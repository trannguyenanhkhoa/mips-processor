==> flow/design.v <==
module ALU(a, b, sel, ALU_result, z_flags);
	parameter WIDTH=32;
	input [WIDTH-1:0] a, b;
	input [2:0] sel;
	output [WIDTH-1:0] ALU_result;
	output z_flags;
	reg [31:0] z;
	reg flags_overflow;
	always @(*) begin
		flags_overflow=0;
		case(sel)
			3'b000: begin
				z = ~a;
			end
			3'b001: begin
				z <= a&b;
			end
			3'b010: begin
				z <= a^b;
			end
			3'b011: begin
				z <= a|b;
			end
			3'b100: begin
				z <= a-1'b1;
			end
			3'b101: begin
				z <= a+b;
				flags_overflow = (a[31] && b[31] && ~z[31]) || (~a[31] && ~b[31] && z[31]);
			end
			3'b110: begin
				z <= a-b;
				flags_overflow = (a[31] && ~b[31] && ~z[31]) || (~a[31] && b[31] && z[31]);
			end
			3'b111: begin
				z <= a+1'b1;
			end
		endcase
	end
	assign ALU_result = z;
	assign z_flags = flags_overflow;
endmodule
module DataMemory(clk, Address, WriteData, MemWrite, ReadData, MemRead);
	input [31:0] Address;
	input [31:0] WriteData;
	input MemWrite, MemRead, clk;
	output reg [31:0] ReadData;
	reg [31:0] sram [0:31];
	always @(posedge clk)
		if(MemWrite==1 && MemRead==0) begin
			sram[Address] <= WriteData;
			end
		else if(MemRead==1 && MemWrite==0) begin
			ReadData <= sram[Address];
			end
		else begin
			ReadData <= 32'b0;
			end
endmodule 
module MIPS_datapath(
	input [31:0] WD,
	input [4:0] rs, rt, rd,
	input [15:0] imm,
	input RegWrite, RegDst, MemRead, MemWrite, MemToReg, ALUSrc, clk,
	input [2:0] ALUcontrol,
	output [31:0] out,
	output isZero,
	output [31:0] RD1, RD2
);
	wire [4:0]WR;
	wire [31:0] signEx, ALU_result, ALU_b, readdata; 
	assign WR = RegDst ? rd : rt;
	Register Regs(	.RR1(rs[4:0]),
						.RR2(rt[4:0]),
						.WR(WR[4:0]),
						.WD(WD),
						.RD1(RD1[31:0]),
						.RD2(RD2[31:0]),
						.RegWrite(RegWrite),
						.clk(clk)
					);
	Sign_extend SignExtend( .i(imm[15:0]),
									.o(signEx[31:0])
								);
	assign ALU_b = ALUSrc ? signEx : RD2;
	ALU alu(	.a(RD1[31:0]), 
				.b(ALU_b[31:0]), 
				.sel(ALUcontrol[2:0]), 
				.ALU_result(ALU_result[31:0]), 
				.z_flags(isZero)
			);
	DataMemory DM(	.Address(ALU_result[31:0]),
						.WriteData(RD2[31:0]),
						.MemRead(MemRead),
						.MemWrite(MemWrite),
						.ReadData(readdata[31:0]),
						.clk(clk)
					);
	assign out = MemToReg ? readdata : ALU_result;
endmodule
module Register(
	input [4:0] RR1, RR2, WR,
	input RegWrite, clk,
	input [31:0] WD,
	output reg [31:0] RD1, RD2
);
	reg [31:0] RegMem[0:31];
	always @(posedge clk)
	begin
		if (RegWrite)
			begin
				RegMem[WR] <= WD;
			end
	end
	always @(*)
	begin
		RD1 <= RegMem[RR1];
		RD2 <= RegMem[RR2];
	end
endmodule
module Sign_extend(i, o);
	input [15:0] i;
	output [31:0] o;
	reg [31:0] o;
	wire [15:0] i;
	always @(*) begin
		o[31:16] = {16{i[15]}};
		o[15:0] = i[15:0];
	end
endmodule
* From RTL to reports: MIPS_datapath
What the tools print for MIPS_datapath, step after step.
Line numbers count from 1 in the design file above.
Operators carry their Yosys type and port widths (W data, S select, Z words).
Library cell names are shortened.
Not given: --
- Top :: MIPS_datapath
- Clock :: clk
- Library :: sky130hd
- Library corner :: tt_025C_1v80

* Elaborated design
Counts by Yosys on the flattened word-level netlist (proc, flatten, opt, wreduce; memories kept). Register bits leave out memories and registers merged into their read ports (data or address); mux counts leave out enables and synchronous resets folded into registers. Print and check cells are left out. Cells with the same type and inputs are merged into one.
Yosys's memory passes give these memory sizes; they may raise the number of words (mostly to a power of two), join words into wider ones and drop unused or constant bits.
- Equality and inequality tests :: 7
- Reductions and logical operators :: 16
- Bitwise gates (word level) :: 9
- Add/sub/neg operators :: 4
- Muxes and demuxes :: 11
** Operators by type and width (number)
- $pmux W32 S8 :: 1
- $mux W32 :: 4
- $add A32 B1 Y32 const B :: 1
- $sub A32 B1 Y32 const B :: 1
- $add A32 B32 Y32 :: 1
- $sub A32 B32 Y32 :: 1
- $and A32 B32 Y32 :: 1
- $or A32 B32 Y32 :: 1
- $xor A32 B32 Y32 :: 1
- $not A32 Y32 :: 1
- $mux W5 :: 3
- $eq A3 B3 Y1 const B :: 4
- $logic_and A1 B1 Y1 :: 10
- $eq A3 B2 Y1 const B :: 2
- $reduce_or A6 Y1 :: 1
- $not A1 Y1 :: 5
- $eq A3 B1 Y1 const B :: 1
- $logic_not A3 Y1 :: 1
- $pmux W1 S3 :: 1
- $logic_or A1 B1 Y1 :: 2
- $logic_not A1 Y1 :: 2
- $mux W1 :: 2
- Word width x clocked read ports :: 32
- Register bits after elaboration :: 0
- Input port bits :: 73
- Memory cells :: 2
- Elaborated cells :: 49
- Memory bits (writable) :: 2048
** Memory list
- DM.sram :: depth 32, bits a word 32, rd ports 1, wr ports 1, line 48 : reg [31:0] sram [0:31];
- Regs.RegMem :: depth 32, bits a word 32, rd ports 2, wr ports 1, line 107 : reg [31:0] RegMem[0:31];

* Depth
Yosys ltp: most cells in a row. Word level: on the elaborated netlist, between registers, memories and ports. Mapped: between sequential cells and ports; inverters and the memories' decode and read muxes count.
- Word-level depth :: 7
- ABC_AREA :: 1
- Depth in mapped cells :: 40
- Gate-level depth less buffers :: 38

* Netlist
Source: synth_stat.txt of the flow (Yosys; design flattened, memories mapped). It holds for the ABC_AREA given above (unset counts as 0); a run with the other value may have another netlist.
- Cells in the netlist :: 8654
- Cell area after synthesis :: 94993.6 µm²
- Flip-flops :: 2080
** Cell types (number)
- edfxtp_1 :: 2080
- nand2_1 :: 2078
- nand3_1 :: 1006
- a22oi_1 :: 512
- o21ai_0 :: 611
- nor2_1 :: 737
- o221ai_1 :: 195
- buf_2 :: 269
- ha_1 :: 98
- a21oi_1 :: 180
- clkbuf_1 :: 225
- inv_1 :: 178
- buf_6 :: 41
- o22ai_1 :: 68
- buf_4 :: 31
- nor3_1 :: 42
- o21ai_1 :: 41
- o211ai_1 :: 26
Not listed: further types 36, cells in them 236.

* Path before layout
Path of least setup slack by OpenSTA after synthesis, without wires, with an ideal clock, recovery checks aside; 20% of the period is set as input and as output delay. Where synthesis merged equal registers, the netlist keeps one of their names.
- Kind :: in2out
- From :: input port rt[1]
- To :: output port isZero
- Buffers on the path :: 3
- Period :: 24400 ps
- Setup slack :: 10476 ps
- Time at the first pin :: 4880 ps
- Output delay :: 4880 ps
- Stages on the path :: 36
- Data arrival time :: 9044 ps
- Delay of the path :: 4164 ps
- Period reached after synthesis :: 13924 ps
"delay of the path" = arrival - input delay + setup time.
At an output port there is no setup time.
"stages on the path": output pins that drive a net of the path, with the launching flip-flop's if there is one; two outputs of one cell count as two.
"period reached after synthesis" = period - worst setup slack (recovery checks aside). The figure is calculated, with input and output delays left at 20% of the set period.
The rows between start and end are the longest chain of elaborated cells between them; the timing report does not say that the signal goes this way. Where chains are equally long, one stands for them.
Each line given opens the expression or statement behind the cell; cells for indexed reads and writes are added by Yosys, which also makes memories of some case tables.
A memory read counts as a cell of the chain, while the word-level depth stops at memories.
- Path through :: buf_6 clkinv_2 buf_6 buf_2 nand3_1 nand3_1 nand2_1 nand2_1 nand3_1 nand3_1 o21ai_1 inv_1 ha_1 inv_1 nor2_1 inv_1 nor2_1 inv_1 nor3_1 nand3_1 o211ai_1 o211ai_1 ha_1 a21o_1 a21oi_1 o21ai_0 a221oi_1 nand2_1 a21oi_1 xor2_1 nand3_1 nand3_2 nand2_1 nand2_1 nand3_1 nand2_1
- Length of the longest elaborated chain :: 8
- Elaborated cells between the ends (all ways) :: 21
- Those cells by class :: add/sub (2); mux (3); logic (5); reduce/logical (10); memory (1)
** RTL lines, path post-synthesis
- start: declaration :: line 62 : input [4:0] rs, rt, rd,
- $mem_v2 Z32 W32 :: line 107 : reg [31:0] RegMem[0:31];
- $mux W32 :: line 85 : assign ALU_b = ALUSrc ? signEx : RD2;
- $sub A32 B32 Y32 :: line 32 : z <= a-b;
- $pmux W32 S8 :: line 11 : case(sel)
- $not A1 Y1 :: line 33 : flags_overflow = (a[31] && ~b[31] && ~z[31]) || (~a[31] && b[31] && z[31]);
- $logic_and A1 B1 Y1 :: line 33
- $logic_or A1 B1 Y1 :: line 33
- $pmux W1 S3 :: line 11
- end: declaration :: line 67 : output isZero,

* Timing after layout
Path of least setup slack in the final report of run 1 (OpenROAD, finished layout, wires in). Where an end is a register, its clock arrival counts in the times.
The path's times are printed in steps of 10 ps; the period is the one set.
- Kind :: in2out
- From :: input port rs[0]
- To :: output port out[16]
- Data arrival time :: 8340 ps
- Stages on the path :: 23
- Time at the first pin :: 2060 ps
- Output delay :: 2060 ps
- Setup slack :: -100 ps
- Buffers on the path :: 6
- Period :: 10300 ps
The rows between start and end are the longest chain of elaborated cells between them; the timing report does not say that the signal goes this way. Where chains are equally long, one stands for them.
A memory read counts as a cell of the chain, while the word-level depth stops at memories.
- Path through :: buf_4 inv_4 buf_6 buf_2 clkbuf_4 clkbuf_2 o21ai_0 o22ai_1 nor2_1 o21ai_0 nand2_1 nand2_4 ha_1 nand2_1 nor2_1 o21ai_0 o211ai_1 a21oi_2 xor2_1 o2111ai_1 o21ai_0 inv_1 clkdlybuf4s50_1
- Length of the longest elaborated chain :: 4
- Elaborated cells between the ends (all ways) :: 11
- RTL lines with such cells :: 11
- Those cells by class :: add/sub (4); mux (2); logic (4); memory (1)
** RTL lines, path post-layout
- start: declaration :: line 62 : input [4:0] rs, rt, rd,
- $mem_v2 Z32 W32 :: line 107 : reg [31:0] RegMem[0:31];
- $add A32 B1 Y32 :: line 36 : z <= a+1'b1;
- $pmux W32 S8 :: line 11 : case(sel)
- $mux W32 :: line 99 : assign out = MemToReg ? readdata : ALU_result;
- end: declaration :: line 66 : output [31:0] out,

Subject: MIPS_datapath on sky130hd, stored results

Hello all,

MIPS_datapath through Yosys and OpenROAD on sky130hd: 2 stored runs, unordered, with their settings and measured results. The constraints put input and output delay at 20% of the set period each and load the outputs with 0.01 pF.
"clock period reached" is the run's clock period less its worst setup slack. It is reckoned from that one timing run; input and output delays stay at 20% of the period that was set.
"allowed time less slack (worst setup path)" is the time allowed to the run's worst setup path (the clock period less input and output delay, where it has them) less its slack. Clock arrival times count: a late capture clock shortens it, a late launch clock lengthens it.
"total power of the final layout" is the tool's figure for a default switching activity; nothing was simulated.
"allowed time less slack (worst setup path)" is given in steps of 10 ps.

** Run 1
- Settings :: period_ns=10.3; CORE_UTILIZATION=41; PLACE_DENSITY=0.66; CELL_PAD_IN_SITES_GLOBAL_PLACEMENT=2; TNS_END_PERCENT=15; ABC_AREA=1; GPL_TIMING_DRIVEN=0; CTS_CLUSTER_SIZE=16; CTS_CLUSTER_DIAMETER=225; CAP_MARGIN=20; CORE_MARGIN=2; SLEW_MARGIN=20
- Netlist area reported by Yosys :: 94993.6 µm²
- Die area :: 235560.0 µm²
- Std-cell area (final layout) :: 111502.0 µm²
- Utilization in the final report :: 48.5%
- Smallest setup slack :: -99 ps
- Final setup TNS :: -157 ps
- Worst-case hold slack :: 958 ps
- Total power of the final layout :: 0.019418 W
- Clock period reached :: 10399 ps
- Allowed time less slack (worst setup path) :: 6280 ps
- Kind of the worst setup path :: in2out

** Run 2
- Settings :: period_ns=12.7; CORE_UTILIZATION=22; SETUP_SLACK_MARGIN=0.13; PLACE_DENSITY_LB_ADDON=0.1; CORE_ASPECT_RATIO=0.99; CELL_PAD_IN_SITES_GLOBAL_PLACEMENT=3; CELL_PAD_IN_SITES_DETAIL_PLACEMENT=2; CTS_CLUSTER_SIZE=61; CAP_MARGIN=40; CORE_MARGIN=2; SLEW_MARGIN=20
- Netlist area reported by Yosys :: 94028.9 µm²
- Die area :: 432651.0 µm²
- Std-cell area (final layout) :: 115223.0 µm²
- Utilization in the final report :: 27.1%
- Smallest setup slack :: 507 ps
- Final setup TNS :: 0 ps
- Worst-case hold slack :: 916 ps
- Total power of the final layout :: 0.018374 W
- Clock period reached :: 12193 ps
- Allowed time less slack (worst setup path) :: 7110 ps
- Kind of the worst setup path :: in2out

Thanks
